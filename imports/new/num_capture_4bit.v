==> flow/design.v <==
`timescale 1ns / 1ps
module num_capture_4bit (
  input   wire  iClk, iRst, iPush, iStop, iFunc, iSW1, iSW0,
  output  wire[9:0] oAddr,
  output  wire [11:0] oData,
  output  wire oWe
    );
  localparam sInit                           = 4'b0000;
  localparam sIdle                           = 4'b0001;
  localparam sPush                           = 4'b0010;
  localparam sIncrementRNUMBER               = 4'b0011;
  localparam sOutput                         = 4'b0100;
  localparam sIncrementRADDR                 = 4'b0101;
  localparam sChangeRNUMBER                  = 4'b0110;
  localparam sResetCounter                   = 4'b0111;
  localparam sSpace                          = 4'b1000;
  localparam sDelete                         = 4'b1001;
  localparam sDecrementRADDR                 = 4'b1010;
  localparam sOutput2                        = 4'b1011;
  localparam sNewline                        = 4'b1100;
  localparam sLineCheck                      = 4'b1101;
  localparam sIncrementRADDR2                = 4'b1110;
  localparam sIncrementRADDR3                = 4'b1111;
  reg  [3:0] rFSM_current, wFSM_next;
  reg  [11:0] rNumber;
  wire [11:0] wNumber;
  reg  [9:0]  rAddr;
  wire [9:0]  wAddr;
  always @(posedge iClk)
  begin
    if (iRst == 1)
    begin
      rFSM_current <= sResetCounter;
    end
    else
      rFSM_current <= wFSM_next;
  end
  always @(*)
  begin
    case (rFSM_current)
      sResetCounter:
                wFSM_next <= sInit;    
      sInit:    wFSM_next <= sIdle;
      sIdle:   
                if (iPush == 1)
                  wFSM_next <= sPush;
                else if (iStop == 1)
                  wFSM_next <= sOutput;
               else if(iSW1 == 0 && iFunc == 1 && iSW0 == 0)
                  wFSM_next <= sSpace;
               else if(iSW1 == 1 && iSW0 == 0 && iFunc == 1 && rAddr > 0)
                  wFSM_next <= sDelete;
               else if(iSW1 == 0 && iSW0 == 1 && iFunc == 1 && rAddr < 560)
                  wFSM_next <= sNewline;
                else if (rNumber > 800 && rNumber < 1052 )
                  wFSM_next <= sChangeRNUMBER;
                else if (rNumber > 1216)
                    wFSM_next <= sInit;
                else 
                  wFSM_next <= sIdle;
      sChangeRNUMBER:
               wFSM_next <= sIdle; 
      sNewline: 
               if(iFunc == 1)
               wFSM_next <= sNewline;
               else
               wFSM_next <= sIncrementRADDR2;
      sIncrementRADDR2:
              wFSM_next <= sLineCheck;
      sLineCheck:
               if(rAddr%40 != 0)
               wFSM_next <= sIncrementRADDR3;
               else
               wFSM_next <= sIdle;
     sIncrementRADDR3:
               wFSM_next <= sLineCheck;
      sDelete:
               if(iFunc == 1)
               wFSM_next <= sDelete;
               else
               wFSM_next <= sDecrementRADDR;
      sDecrementRADDR:
               wFSM_next <= sOutput2;
      sOutput2:
                wFSM_next <= sInit;
      sPush:    if (iPush == 1)
                  wFSM_next <= sPush;
                else
                  wFSM_next <= sIncrementRNUMBER;
      sIncrementRNUMBER:  wFSM_next <= sIdle;
      sOutput:  if (iStop == 1)
                  wFSM_next <= sOutput;
                else
                  wFSM_next <= sIncrementRADDR;
      sIncrementRADDR:
               wFSM_next <= sInit;   
      sSpace:
               if(iFunc == 1)
               wFSM_next <= sSpace;
               else
               wFSM_next <= sIncrementRADDR;
      default:  wFSM_next <= sResetCounter;
    endcase
  end
 reg  rToggle_current, wToggle_next;
 reg rToggle_current2, wToggle_next2;
 reg rToggle_current3, wToggle_next3;
 reg rToggle_current4, wToggle_next4;
 reg rToggle_current5, wToggle_next5;
 always @(posedge iClk)
 begin
   rToggle_current <= wToggle_next;
 end
 always @(posedge iClk)
 begin
   rToggle_current2 <= wToggle_next2;
 end
 always @(posedge iClk)
 begin
   rToggle_current3 <= wToggle_next3;
 end
always @(posedge iClk)
 begin
   rToggle_current4 <= wToggle_next4;
 end
 always @(posedge iClk)
 begin
   rToggle_current5 <= wToggle_next5;
 end
  always @(posedge iClk)   
    begin
    if(rFSM_current == sResetCounter)
    begin
    rAddr <= 0;
    rNumber <= 0;
    end
    else if(rFSM_current == sIncrementRNUMBER)
    begin
    rNumber <= rNumber + 32;
    rAddr <= rAddr;
    end
    else if(rFSM_current == sIncrementRADDR3)
    begin
    rAddr <= rAddr + 1;
    rNumber <= rNumber;
    end
    else if(rFSM_current == sInit)
    begin
    rNumber <= 512;
    rAddr <= rAddr;
    end
    else if (rFSM_current == sIncrementRADDR )
    begin
    rAddr <= rAddr + 1;
    rNumber <= rNumber;
    end
    else if (rFSM_current == sChangeRNUMBER)
    begin
    rNumber <= 1056;
    rAddr <= rAddr;
    end
    else if (rFSM_current == sSpace)
    begin
    rNumber <= rNumber;
    rAddr <= rAddr;
    end
    else if (rFSM_current == sDecrementRADDR)
    begin
    rAddr <= rAddr - 1;
    rNumber <= 0;
    end
    else if (rFSM_current == sIncrementRADDR2)
    begin
    rAddr<= rAddr + 1;
    rNumber <= rNumber;
    end
    else 
    begin
    rNumber <= rNumber;
    rAddr <= rAddr;
    end 
  end 
always @(*)
begin
  if (rFSM_current == sInit)
    wToggle_next = 0;
  else if (rFSM_current == sIncrementRNUMBER)
  begin
    wToggle_next = ~rToggle_current;
    end
  else
    wToggle_next = rToggle_current;
end
always @(*)
  begin
    if (rFSM_current == sInit)
      wToggle_next2 = 0;
    else if (rFSM_current == sIncrementRADDR)
    begin
      wToggle_next2 = ~rToggle_current2;
      end
    else
      wToggle_next2 = rToggle_current2;
  end
  always @(*)
  begin
    if (rFSM_current == sInit)
      wToggle_next3 = 0;
    else if (rFSM_current == sDecrementRADDR)
    begin
      wToggle_next3 = ~rToggle_current3;
      end
    else
      wToggle_next3 = rToggle_current3;
  end
  always @(*)
  begin
    if (rFSM_current == sInit)
      wToggle_next4 = 0;
    else if (rFSM_current == sLineCheck)
    begin
      wToggle_next4 = ~rToggle_current4;
      end
    else
      wToggle_next4 = rToggle_current4;
  end
   always @(*)
  begin
    if (rFSM_current == sInit)
      wToggle_next5 = 0;
    else if (rFSM_current == sIncrementRADDR2)
    begin
      wToggle_next5 = ~rToggle_current5;
      end
    else
      wToggle_next5 = rToggle_current5;
  end
assign wAddr = rAddr;
assign wNumber = rNumber;  
assign oWe = (rFSM_current == sOutput || rFSM_current == sOutput2)? 1 : 0;
assign oAddr = (rFSM_current == sOutput || rFSM_current == sOutput2) ? wAddr : 0;
assign oData = (rFSM_current == sOutput || rFSM_current == sOutput2) ? wNumber : 0;
endmodule
### Reports on num_capture_4bit

What the tools print for num_capture_4bit, step after step.
Line numbers count from 1 in the design file above.
Cell names lack the library's common part.
A cell with -- has no value.

| inputs | value |
|---|---|
| top | num_capture_4bit |
| clock port | iClk |
| cell library | sky130hd |
| corner | tt_025C_1v80 |

### After elaboration

Source: Yosys, flattened and elaborated, memories not mapped. Widths are those after wreduce. Registers that Yosys merges into a memory's read port (data or address) are not register bits. Print and check cells do not count. Equal cells are merged and count once.

| bit counts | value |
|---|---|
| flip-flop bits (word level) | 26 |
| word-level cells | 86 |
| output and inout bits | 23 |
| bits of input ports | 7 |

| operators by class | value |
|---|---|
| magnitude comparators | 5 |
| div/mod/pow operators | 1 |
| muxes and demuxes | 31 |
| add/subtract/negate cells | 3 |
| reductions and logical operators | 19 |
| bitwise logic cells | 3 |
| eq/ne operators | 21 |

Operators with widths:

| kind | number |
|---|---|
| 10-bit by 6-bit modulo with 32-bit output with constant B | 1 |
| 12-bit 2-to-1 mux | 8 |
| 10-bit 2-to-1 mux | 8 |
| 4-bit case mux with 11-bit select | 1 |
| 32-bit nonzero test | 1 |
| 4-bit == test with constant B | 8 |
| 4-bit 2-to-1 mux | 7 |
| 4-bit by 3-bit == test with 1-bit output with constant B | 4 |
| 12-bit by 10-bit greater-than comparator with 1-bit output with constant B | 1 |
| 12-bit by 11-bit greater-than comparator with 1-bit output with constant B | 1 |
| 12-bit by 11-bit less-than comparator with 1-bit output with constant B | 1 |
| 12-bit by 6-bit adder with 12-bit output with constant B | 1 |
| 10-bit by 1-bit adder with 10-bit output with constant B | 1 |
| 10-bit by 1-bit subtractor with 10-bit output with constant B | 1 |
| 10-bit by 1-bit greater-than comparator with 1-bit output with constant B | 1 |
| 10-bit less-than comparator with constant B | 1 |
| 1-bit logical AND | 9 |
| 4-bit by 2-bit == test with 1-bit output with constant B | 2 |
| 4-bit nonzero test | 2 |
| 3-bit OR reduction | 2 |
| 5-bit AND reduction | 1 |
| 4-bit by 1-bit == test with 1-bit output with constant B | 1 |
| 4-bit by 2-bit inequality test with 1-bit output with constant B | 1 |
| 4-bit logical NOT | 1 |
| 4-bit AND reduction | 1 |
| 2-bit 2-to-1 mux | 2 |
| 1-bit 2-to-1 mux | 4 |
| 1-bit inverter | 3 |

Not listed: further kinds 8, cells in them 8.

### Longest topological paths

Depth = most cells in a row (Yosys ltp): at word level without a register or memory, in the mapped netlist without a sequential cell, where the memories' decode and read muxes count.

| depth | value |
|---|---|
| depth in word-level cells | 10 |
| ABC_AREA | 1 |
| depth in mapped cells | 29 |
| gate-level depth less buffers | 29 |

### Mapped cells and area

The flow's flattened synthesis, as Yosys stat reports it; memories are mapped. The netlist is that of the ABC_AREA named above (0 if unset); the other value can give another one.

| mapped netlist | value |
|---|---|
| area of sequential cells | 660.6 um2 |
| standard cells after synthesis | 429 |
| chip area (Yosys) | 2655.0 um2 |
| flip-flop cells | 33 |
| buffer cells | 12 |

Cell types:

| cell type | number | area in all (um2) |
|---|---|---|
| dfxtp_1 | 33 | 660.634 |
| nand2_1 | 90 | 337.824 |
| inv_1 | 67 | 251.491 |
| nor2_1 | 63 | 236.477 |
| o21ai_0 | 25 | 125.12 |
| nand4_1 | 19 | 118.864 |
| nand3_1 | 19 | 95.091 |
| a21oi_1 | 15 | 75.072 |
| ha_1 | 6 | 75.072 |
| nor3_1 | 14 | 70.067 |
| nand3_2 | 6 | 60.058 |
| nand3_4 | 3 | 52.55 |
| xor2_1 | 6 | 52.55 |
| buf_4 | 5 | 37.536 |
| o211ai_1 | 5 | 37.536 |
| nand2_4 | 3 | 33.782 |
| nor2_4 | 3 | 33.782 |
| o22ai_1 | 4 | 25.024 |

Other cell types: 26; their cells: 43.

### Timing after synthesis

Source: OpenSTA report_checks on the synthesized netlist (no wires, ideal clock, input and output delay 20% of the period each), path of least setup slack; recovery checks are left aside. Register names are those of the netlist, which keeps one name where synthesis merged equal registers.

| path after synthesis | value |
|---|---|
| path kind | register to register |
| start | reg rAddr[7] |
| end | reg rFSM_current |
| slack | 1.608 ns |
| setup time | 0.119 ns |
| path delay | 3.142 ns |
| period | 4.75 ns |
| arrival | 3.023 ns |
| required time | 4.631 ns |
| stages on the path | 24 |
| buffers on the path | 0 |
| time at the first pin | 0.000 ns |
| period reached after synthesis | 3.142 ns |

"path delay" is the arrival time less input delay plus setup time.
"stages on the path" counts driving pins, that of a launching flip-flop among them; a cell with two outputs on the path counts twice.
"period reached after synthesis" = period - worst setup slack (recovery checks aside). The figure is calculated, with input and output delays left at 20% of the set period.
An end named without its bit number is one bit of that signal or, where synthesis recoded a state register, one of its new flip-flops.
A register here has more assigning lines than the two given.

| on the way, after synthesis | value |
|---|---|
| path through | dfxtp_1 -> nor2_1 -> inv_2 -> ha_1 -> o21ai_2 -> nand3_2 -> nand2_1 -> nand3_2 -> nand2_4 -> nand3_4 -> nand2_1 -> nand2_1 -> nor2_4 -> nand3_4 -> nand2_1 -> nand3_2 -> nor2_4 -> nand3_4 -> nand2_1 -> inv_2 -> nor2_1 -> nand2_1 -> nor2_2 -> a21oi_1 |
| elaborated cells between the ends (all ways) | 13 |
| source lines of those cells | 7 |
| those cells by class | 1 x div; 2 x compare; 7 x mux; 3 x reduce/logical |

Ends and longest elaborated chain, after synthesis:

| element | line | text |
|---|---|---|
| start, declared | 27 | `reg  [9:0]  rAddr;` |
| start, assigned | 140 | `rAddr <= rAddr;` |
| start, assigned | 144 | `rAddr <= rAddr + 1;` |
| end, assigned | 33 | `rFSM_current <= sResetCounter;` |
| end, assigned | 36 | `rFSM_current <= wFSM_next;` |
| end, declared | 24 | `reg  [3:0] rFSM_current, wFSM_next;` |

Chain of elaborated cells between the ends: none given.

### Timing after layout

From the final timing report of record 2: the path of least setup slack in the routed layout; clock arrival at registers is part of the times.

| path after layout | value |
|---|---|
| path kind | register to register |
| start | reg rAddr[8] |
| end | reg rFSM_current |
| required time | 3.26 ns |
| period | 3.02 ns |
| slack | -0.11 ns |
| arrival | 3.36 ns |
| time at the first pin | 0.29 ns |
| buffers on the path | 1 |
| stages on the path | 27 |
| setup time | 0.05 ns |

An end named without its bit number is one bit of that signal or, where synthesis recoded a state register, one of its new flip-flops.
A register here has more assigning lines than the two given.

| on the way, after layout | value |
|---|---|
| path through | dfxtp_2 -> nor2_4 -> inv_2 -> ha_4 -> o21ai_4 -> nand3_2 -> nand2_2 -> nand2_2 -> nor2_4 -> nand3_4 -> nand2_1 -> nand2_2 -> inv_2 -> nand2_4 -> nand3_4 -> inv_2 -> nand2_1 -> nand2_4 -> buf_4 -> xor2_1 -> nand2_1 -> nand2_1 -> nor2_1 -> nand2_1 -> nor2_2 -> nand3_1 -> nand2_1 |
| elaborated cells between the ends (all ways) | 13 |
| source lines of those cells | 7 |
| those cells by class | 1 x div; 2 x compare; 7 x mux; 3 x reduce/logical |

Ends and longest elaborated chain, after layout:

| element | line | text |
|---|---|---|
| start, declared | 27 | `reg  [9:0]  rAddr;` |
| start, assigned | 140 | `rAddr <= rAddr;` |
| start, assigned | 144 | `rAddr <= rAddr + 1;` |
| end, assigned | 33 | `rFSM_current <= sResetCounter;` |
| end, assigned | 36 | `rFSM_current <= wFSM_next;` |
| end, declared | 24 | `reg  [3:0] rFSM_current, wFSM_next;` |

Chain of elaborated cells between the ends: none given.

## Implementation results

Top module num_capture_4bit; platform sky130hd; tools Yosys and OpenROAD; 2 stored runs in no particular order. Input and output delays are each 20% of the period that was set; the output load is 0.01 pF.
"period achieved": clock period set for the run, less the worst setup slack. It is reckoned from that one timing run; input and output delays stay at 20% of the period that was set.
By "allowed time less slack (worst setup path)" is meant the share of the clock period that the worst setup path is allowed (20% is reserved at inputs, 20% at outputs), minus its slack. Clock arrival times at its registers enter into it.
By "power consumption" is meant OpenSTA's value without simulated activity: inputs other than the clock are taken to toggle once in ten clock periods, and the tool carries that through the logic.
A setting shown as -- is not set for that run.
Among the results, -- means that no value is shown for the run.

| setting or result | record 1 | record 2 |
|---|---|---|
| period_ns | 3.72 | 3.02 |
| CORE_UTILIZATION | 39 | 58 |
| SETUP_SLACK_MARGIN | 0.78 | 0.37 |
| PLACE_DENSITY | 0.73 | 0.45 |
| CORE_MARGIN | 7 | 2 |
| CELL_PAD_IN_SITES_DETAIL_PLACEMENT | 2 | -- |
| ABC_AREA | 1 | 1 |
| GPL_TIMING_DRIVEN | 0 | -- |
| CTS_CLUSTER_SIZE | 84 | -- |
| SLEW_MARGIN | 0 | 15 |
| MAX_ROUTING_LAYER | met4 | -- |
| CAP_MARGIN | 20 | 30 |
| summed negative setup slack (ns) | -- | -0.190 |
| total die area (um2) | -- | 5135.2 |
| period achieved (ns) | -- | 3.125 |
| utilization in the final report | -- | 0.75 |
| worst slack on setup checks (ns) | -- | -0.105 |
| worst-case hold slack (ns) | -- | 0.444 |
| allowed time less slack (worst setup path) (ns) | -- | 3.13 |
| worst path kind | -- | register to register |
| power consumption (mW) | -- | 0.9717 |
| standard-cell area after routing (um2) | -- | 3289.4 |
| cell area after synthesis (um2) | -- | 2655.0 |

Record 1: incomplete, clock tree synthesis halted on DPL-0033
