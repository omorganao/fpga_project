==> flow/design.v <==
`timescale 1ns / 1ps
module VGA_pattern #(
    parameter WIDTH = 640,
    parameter H_FP =  16,
    parameter H_PW =  96,
    parameter H_BP =  48,
    parameter HEIGHT = 480,
    parameter V_FP =   10,
    parameter V_PW =   2,
    parameter V_BP =   33
    )
    (
     input wire iClk, iRst, iSW0,
     input wire [9:0] iCountH, iCountV,
     input wire iHS, iVS,
     input wire [11:0] iDataA,
     input wire [15:0] iDataB,
     output wire [9:0] oAddrA,
     output wire [11:0] oAddrB,
     output wire oHS, oVS,
     output wire [3:0] oRed, oGreen, oBlue
    );
reg [3:0] red;
reg [3:0] green;
reg [3:0] blue;
wire [9:0] w_oCountH, w_oCountV;
wire [9:0] w_oAddrA;
integer i = 0;
integer y = 0;
localparam WIDTH_inst = 12;
localparam DEPTH_inst = 600;
VGA_timings
#( .WIDTH(WIDTH), .H_FP(H_FP), .H_PW(H_PW), .H_BP(H_BP),
   .HEIGHT(HEIGHT), .V_FP(V_FP), .V_PW(V_PW), .V_BP(V_BP))
VGA_timings_inst2
( .iClk(iClk), .iRst(iRst), .oCountH(w_oCountH), .oCountV(w_oCountV), .oHS(oHS), .oVS(oVS));
always @(posedge iClk)
begin
    if(iSW0)
        begin
        green <= 4'b1111;
        red <= 4'b0000;
        blue <= 4'b0000;
        end
    else 
        begin
        blue<= 4'b1111;
        red <= 4'b0000;
        green <= 4'b0000;
        end
end
assign oAddrA = ((w_oCountV / 32) * 40 + (w_oCountH/16));
assign oAddrB = iDataA[11:0] + (w_oCountV % 32);   
assign oGreen = (w_oCountH < WIDTH && w_oCountV < HEIGHT && iDataB[15 - (w_oCountH % 16)]) ? green : 4'b0000;
assign oRed = 4'b0000;
assign oBlue = (w_oCountH < WIDTH && w_oCountV < HEIGHT && iDataB[15 - (w_oCountH % 16)]) ? blue : 4'b0000;
  endmodule
`timescale 1ns / 1ps
module VGA_timings #(
    parameter WIDTH = 640,
    parameter H_FP = 16,
    parameter H_PW = 96,
    parameter H_BP = 48,
    parameter HEIGHT = 480,
    parameter V_FP = 10,
    parameter V_PW = 2,
    parameter V_BP = 33
    )
    (
    input wire iClk, iRst,
    output wire oHS, oVS,
    output wire [9:0] oCountH, oCountV
    );
    reg [9 : 0] r_CountH_Curr;
    wire [9 : 0] w_CountH_Next;
    wire w_RstCntH;
    wire w_CmpH;
    reg [9:0] r_CountV_Curr;
    wire [9:0] w_CountV_Next;
    wire w_RstCntV;
    wire w_CmpV;
    wire w_RstCntV0;
    always @(posedge iClk)
    begin
        if(w_RstCntH == 1)
            begin
            r_CountH_Curr <= 0;
            end
        else
            begin
            r_CountH_Curr <= w_CountH_Next;
            end
        end
    assign w_CmpH = (r_CountH_Curr == (WIDTH + H_FP + H_PW + H_BP) - 1);
    assign w_RstCntH = iRst | w_CmpH;
    assign w_CountH_Next = r_CountH_Curr + 1;
    assign oCountH = r_CountH_Curr;
    always @(posedge iClk)
    begin
        if(w_RstCntV == 1)
            begin
            r_CountV_Curr <= 0;
            end
        else if (w_CmpH == 1)
            begin
            r_CountV_Curr <= w_CountV_Next;
            end
    end
    assign w_CmpV = (r_CountV_Curr == (HEIGHT + V_FP + V_PW + V_BP) - 1);
    assign w_RstCntV0 = w_CmpV & w_CmpH;
    assign w_RstCntV = iRst | w_RstCntV0;
    assign w_CountV_Next = r_CountV_Curr + 1;
    assign oCountV = r_CountV_Curr;     
    assign oHS2 = oCountH >= WIDTH + H_FP;
    assign oHS2_i_0 = oCountH < WIDTH + H_FP + H_PW;
    assign oHS1 =  oHS2 & oHS2_i_0;
    assign oHS = (oHS1 != 0 ) ? 0 : 1;
    assign oVS2 = oCountV >= HEIGHT + V_FP;
    assign oVS2_i_0 = oCountV < HEIGHT + V_FP + V_PW;
    assign oVS1 = oVS2 & oVS2_i_0;
    assign oVS = (oVS1 != 0 ) ? 0:1;
    endmodule
## From RTL to reports: VGA_pattern

Tool output for the design above, in the order of the flow.
Line numbers count from 1 in the design file above.
Operators: Yosys type, input widths -> output width; for muxes data width and select width s.
Library cell names are shortened.
A cell with n/a has no value.

- Top: VGA_pattern
- Clock port: iClk
- Standard-cell library: sky130hd
- Corner: tt_025C_1v80

## Elaborated design

Counts by Yosys on the flattened word-level netlist (proc, flatten, opt, wreduce; memories kept). Register bits leave out memories and registers merged into their read ports (data or address); mux counts leave out enables and synchronous resets folded into registers. Print and check cells are left out. Cells with the same type and inputs are merged into one.

- Input bits: 53
- Register bits: 28
- Output and inout bits: 36
- Cells after elaboration: 32

- Reductions and logical operators: 2
- Equality and inequality tests: 2
- Bitwise logic cells: 5
- Multiplexer cells: 6
- Shift-type cells: 1
- Multiply operators: 1
- Magnitude comparators: 6
- Add/subtract/negate cells: 5

Operators by type and width:

| kind | number |
|---|---|
| $mul 5x3->7 const B | 1 |
| $add 10x1->10 const B | 2 |
| $lt 10x10->1 const B | 2 |
| $eq 10x10->1 const B | 2 |
| $lt 10x9->1 const B | 2 |
| $shiftx 16x5->1 | 1 |
| $mux 4 | 4 |
| $add 12x5->12 | 1 |
| $ge 10x10->1 const B | 1 |
| $add 10x6->10 | 1 |
| $ge 10x9->1 const B | 1 |
| $sub 4x4->5 const A | 1 |
| $and 1x1->1 | 3 |
| $or 1x1->1 | 2 |
| $logic_and 1x1->1 | 2 |
| $mux 1 | 2 |

## Longest topological paths

Longest topological path by Yosys (ltp), each cell counted once; first at word level (registers and memories cut), then after technology mapping (sequential cells cut; the memories' decode and read muxes count).

- Word-level depth: 4
- ABC_AREA: 0
- Depth in mapped cells: 7
- Depth with buffers taken out: 7

## Mapped cells and area

Source: synth_stat.txt of the flow (Yosys; design flattened, memories mapped). It holds for the ABC_AREA given above (unset counts as 0); a run with the other value may have another netlist.

Cell types:

| cell | number | total area (um^2) |
|---|---|---|
| dfxtp_1 | 22 | 440.422 |
| ha_1 | 18 | 225.216 |
| xnor2_1 | 13 | 113.859 |
| xor2_1 | 13 | 113.859 |
| buf_4 | 13 | 97.594 |
| nor2_1 | 24 | 90.086 |
| mux2i_1 | 7 | 70.067 |
| fa_1 | 3 | 60.058 |
| nand4_1 | 9 | 56.304 |
| nor3_1 | 11 | 55.053 |
| nand2_1 | 12 | 45.043 |
| a21oi_1 | 8 | 40.038 |
| a211oi_1 | 5 | 37.536 |
| a21o_1 | 5 | 37.536 |
| inv_1 | 10 | 37.536 |
| nand3_1 | 7 | 35.034 |
| mux2_2 | 3 | 33.782 |
| nor3b_1 | 4 | 30.029 |

Not listed: further types 27, cells in them 46.

- Flip-flops: 22
- Cell area after synthesis: 1949.4 um^2
- Buffers: 20
- Sequential area: 440.4 um^2
- Mapped cells: 233

By module: a second synthesis without flattening, with its own total; a netlist apart from the flattened one above.

- Cell total of the unflattened synthesis: 236
- Area total of the unflattened synthesis: 1978.1 um^2

Rows give one instance, submodules left out.

Modules:

| module | sequential area (um^2) | cells | area (um^2) | instances |
|---|---|---|---|---|
| VGA_timings | 400.4 | 119 | 1019.7 | 1 |
| VGA_pattern | 40.0 | 117 | 958.4 | 1 |

## Path before layout

OpenSTA on the mapped netlist: ideal clock, no wires. The path of least setup slack (recovery checks aside). Input and output delay are each 20% of the period. Register names are those of the netlist, which keeps one name where synthesis merged equal registers.

- Path type: reg2out
- Start: register VGA_timings_inst2.r_CountH_Curr[0]
- End: output oBlue[1]
- Slack: 351 ps
- Stages on the path: 7
- Arrival: 2121 ps
- Output delay: 618 ps
- Data required time: 2472 ps
- Path buffers: 2
- Path delay: 2121 ps
- Clock period: 3090 ps
- Launch time at the first pin: 0 ps
- Period reached after synthesis: 2739 ps

"path delay" is the arrival time less input delay plus setup time.
A path that ends at an output port has no setup time.
"stages on the path" counts driving pins, that of a launching flip-flop among them; a cell with two outputs on the path counts twice.
"period reached after synthesis" is the clock period less the worst setup slack; recovery checks do not enter. This is arithmetic on one report: input and output delays are still those of the set period (20% each).
The rows between start and end are the longest chain of elaborated cells between them; the timing report does not say that the signal goes this way. Where chains are equally long, one stands for them.
Each line given opens the expression or statement behind the cell; cells for indexed reads and writes are added by Yosys, which also makes memories of some case tables.

- Cells stage by stage: dfxtp_1 -> buf_1 -> mux2i_1 -> mux4_2 -> o32a_1 -> nor3_1 -> buf_4
- Length of the longest elaborated chain: 4
- Elaborated cells on any way between the ends: 6
- Those cells by class: add/sub (1); compare (1); shift (1); mux (1); reduce/logical (2)

RTL lines, path post-synthesis:

| what | line | RTL |
|---|---|---|
| from (decl) | 74 | `reg [9 : 0] r_CountH_Curr;` |
| from (assign) | 87 | `r_CountH_Curr <= 0;` |
| from (assign) | 91 | `r_CountH_Curr <= w_CountH_Next;` |
| $sub 4x4->5 | 56 | `assign oBlue = (w_oCountH < WIDTH && w_oCountV < HEIGHT && iDataB[15 - (w_oCountH % 16)]) ? blue : 4'b0000;` |
| $shiftx 16x5->1 | 56 |  |
| $logic_and 1x1->1 | 56 |  |
| $mux 4 | 56 |  |
| to (decl) | 21 | `output wire [3:0] oRed, oGreen, oBlue` |

Some nets on the timed path still bear RTL names; the line given drives or declares the net.

Nets with RTL names, path post-synthesis:

| net | line |
|---|---|
| oBlue[0] | 56 |

## Timing after layout

Path of least setup slack in the final report of run 2 (OpenROAD, finished layout, wires in). Where an end is a register, its clock arrival counts in the times.
The report prints the path's times to 10 ps; the period is as set.

- Path type: in2out
- Start: input iDataA[1]
- End: output oAddrB[9]
- Launch time at the first pin: 740 ps
- Stages on the path: 6
- Path buffers: 2
- Clock period: 3710 ps
- Arrival: 2880 ps
- Data required time: 2970 ps
- Output delay: 740 ps
- Slack: 90 ps
- Input delay: 740 ps

The rows between start and end are the longest chain of elaborated cells between them; the timing report does not say that the signal goes this way. Where chains are equally long, one stands for them.

- Cells stage by stage: clkdlybuf4s50_1 -> ha_1 -> a211oi_2 -> o21bai_2 -> o311ai_1 -> clkdlybuf4s50_1
- Length of the longest elaborated chain: 1
- Elaborated cells on any way between the ends: 1
- Source lines of those cells: 1
- Those cells by class: add/sub (1)

RTL lines, path after layout:

| what | line | RTL |
|---|---|---|
| from (decl) | 16 | `input wire [11:0] iDataA,` |
| $add 12x5->12 | 53 | `assign oAddrB = iDataA[11:0] + (w_oCountV % 32);` |
| to (decl) | 19 | `output wire [11:0] oAddrB,` |

## Implementation results

Flow measurements of VGA_pattern on sky130hd: 2 stored runs with different settings, listed in no order. Input and output delays are each 20% of the period that was set; the output load is 0.01 pF.
"period reached" means the clock period less the worst setup slack. The figure is calculated, with input and output delays left at 20% of the set period.
"worst path time" = time allowed to the worst setup path (clock period - input delay - output delay, where it has them) - its slack; a late launch clock adds to it, a late capture clock takes from it.
"power consumption": no workload was simulated; the value follows from the tool's default switching activity.
"worst path time" is given in steps of 10 ps.

### Run 1

Settings: `period_ns=3.24`, `CORE_UTILIZATION=68`, `PLACE_DENSITY_LB_ADDON=0.14`, `CELL_PAD_IN_SITES_GLOBAL_PLACEMENT=2`, `ABC_AREA=1`, `CTS_CLUSTER_DIAMETER=94`, `SLEW_MARGIN=25`, `CAP_MARGIN=20`, `CORE_MARGIN=2`

Stopped before the end: placement reported FLW-0024.

### Run 2

Settings: `period_ns=3.71`, `CORE_UTILIZATION=53`, `PLACE_DENSITY=0.57`, `CORE_ASPECT_RATIO=1.05`, `CELL_PAD_IN_SITES_GLOBAL_PLACEMENT=0`, `CTS_CLUSTER_DIAMETER=25`, `MIN_ROUTING_LAYER=met2`, `MAX_ROUTING_LAYER=met5`, `CAP_MARGIN=20`, `CORE_MARGIN=2`, `SLEW_MARGIN=20`

- Yosys chip area after synthesis: 1949.4 um^2
- Die outline area: 4179.4 um^2
- Standard-cell area after routing: 2648.8 um^2
- Utilization of the finished layout: 0.752
- Lowest setup slack: 90 ps
- Total negative slack on setup checks: 0 ps
- Lowest hold slack: 553 ps
- Power consumption: 562.3 uW
- Period reached: 3620 ps
- Worst path time: 2140 ps
- Worst setup path kind: in2out
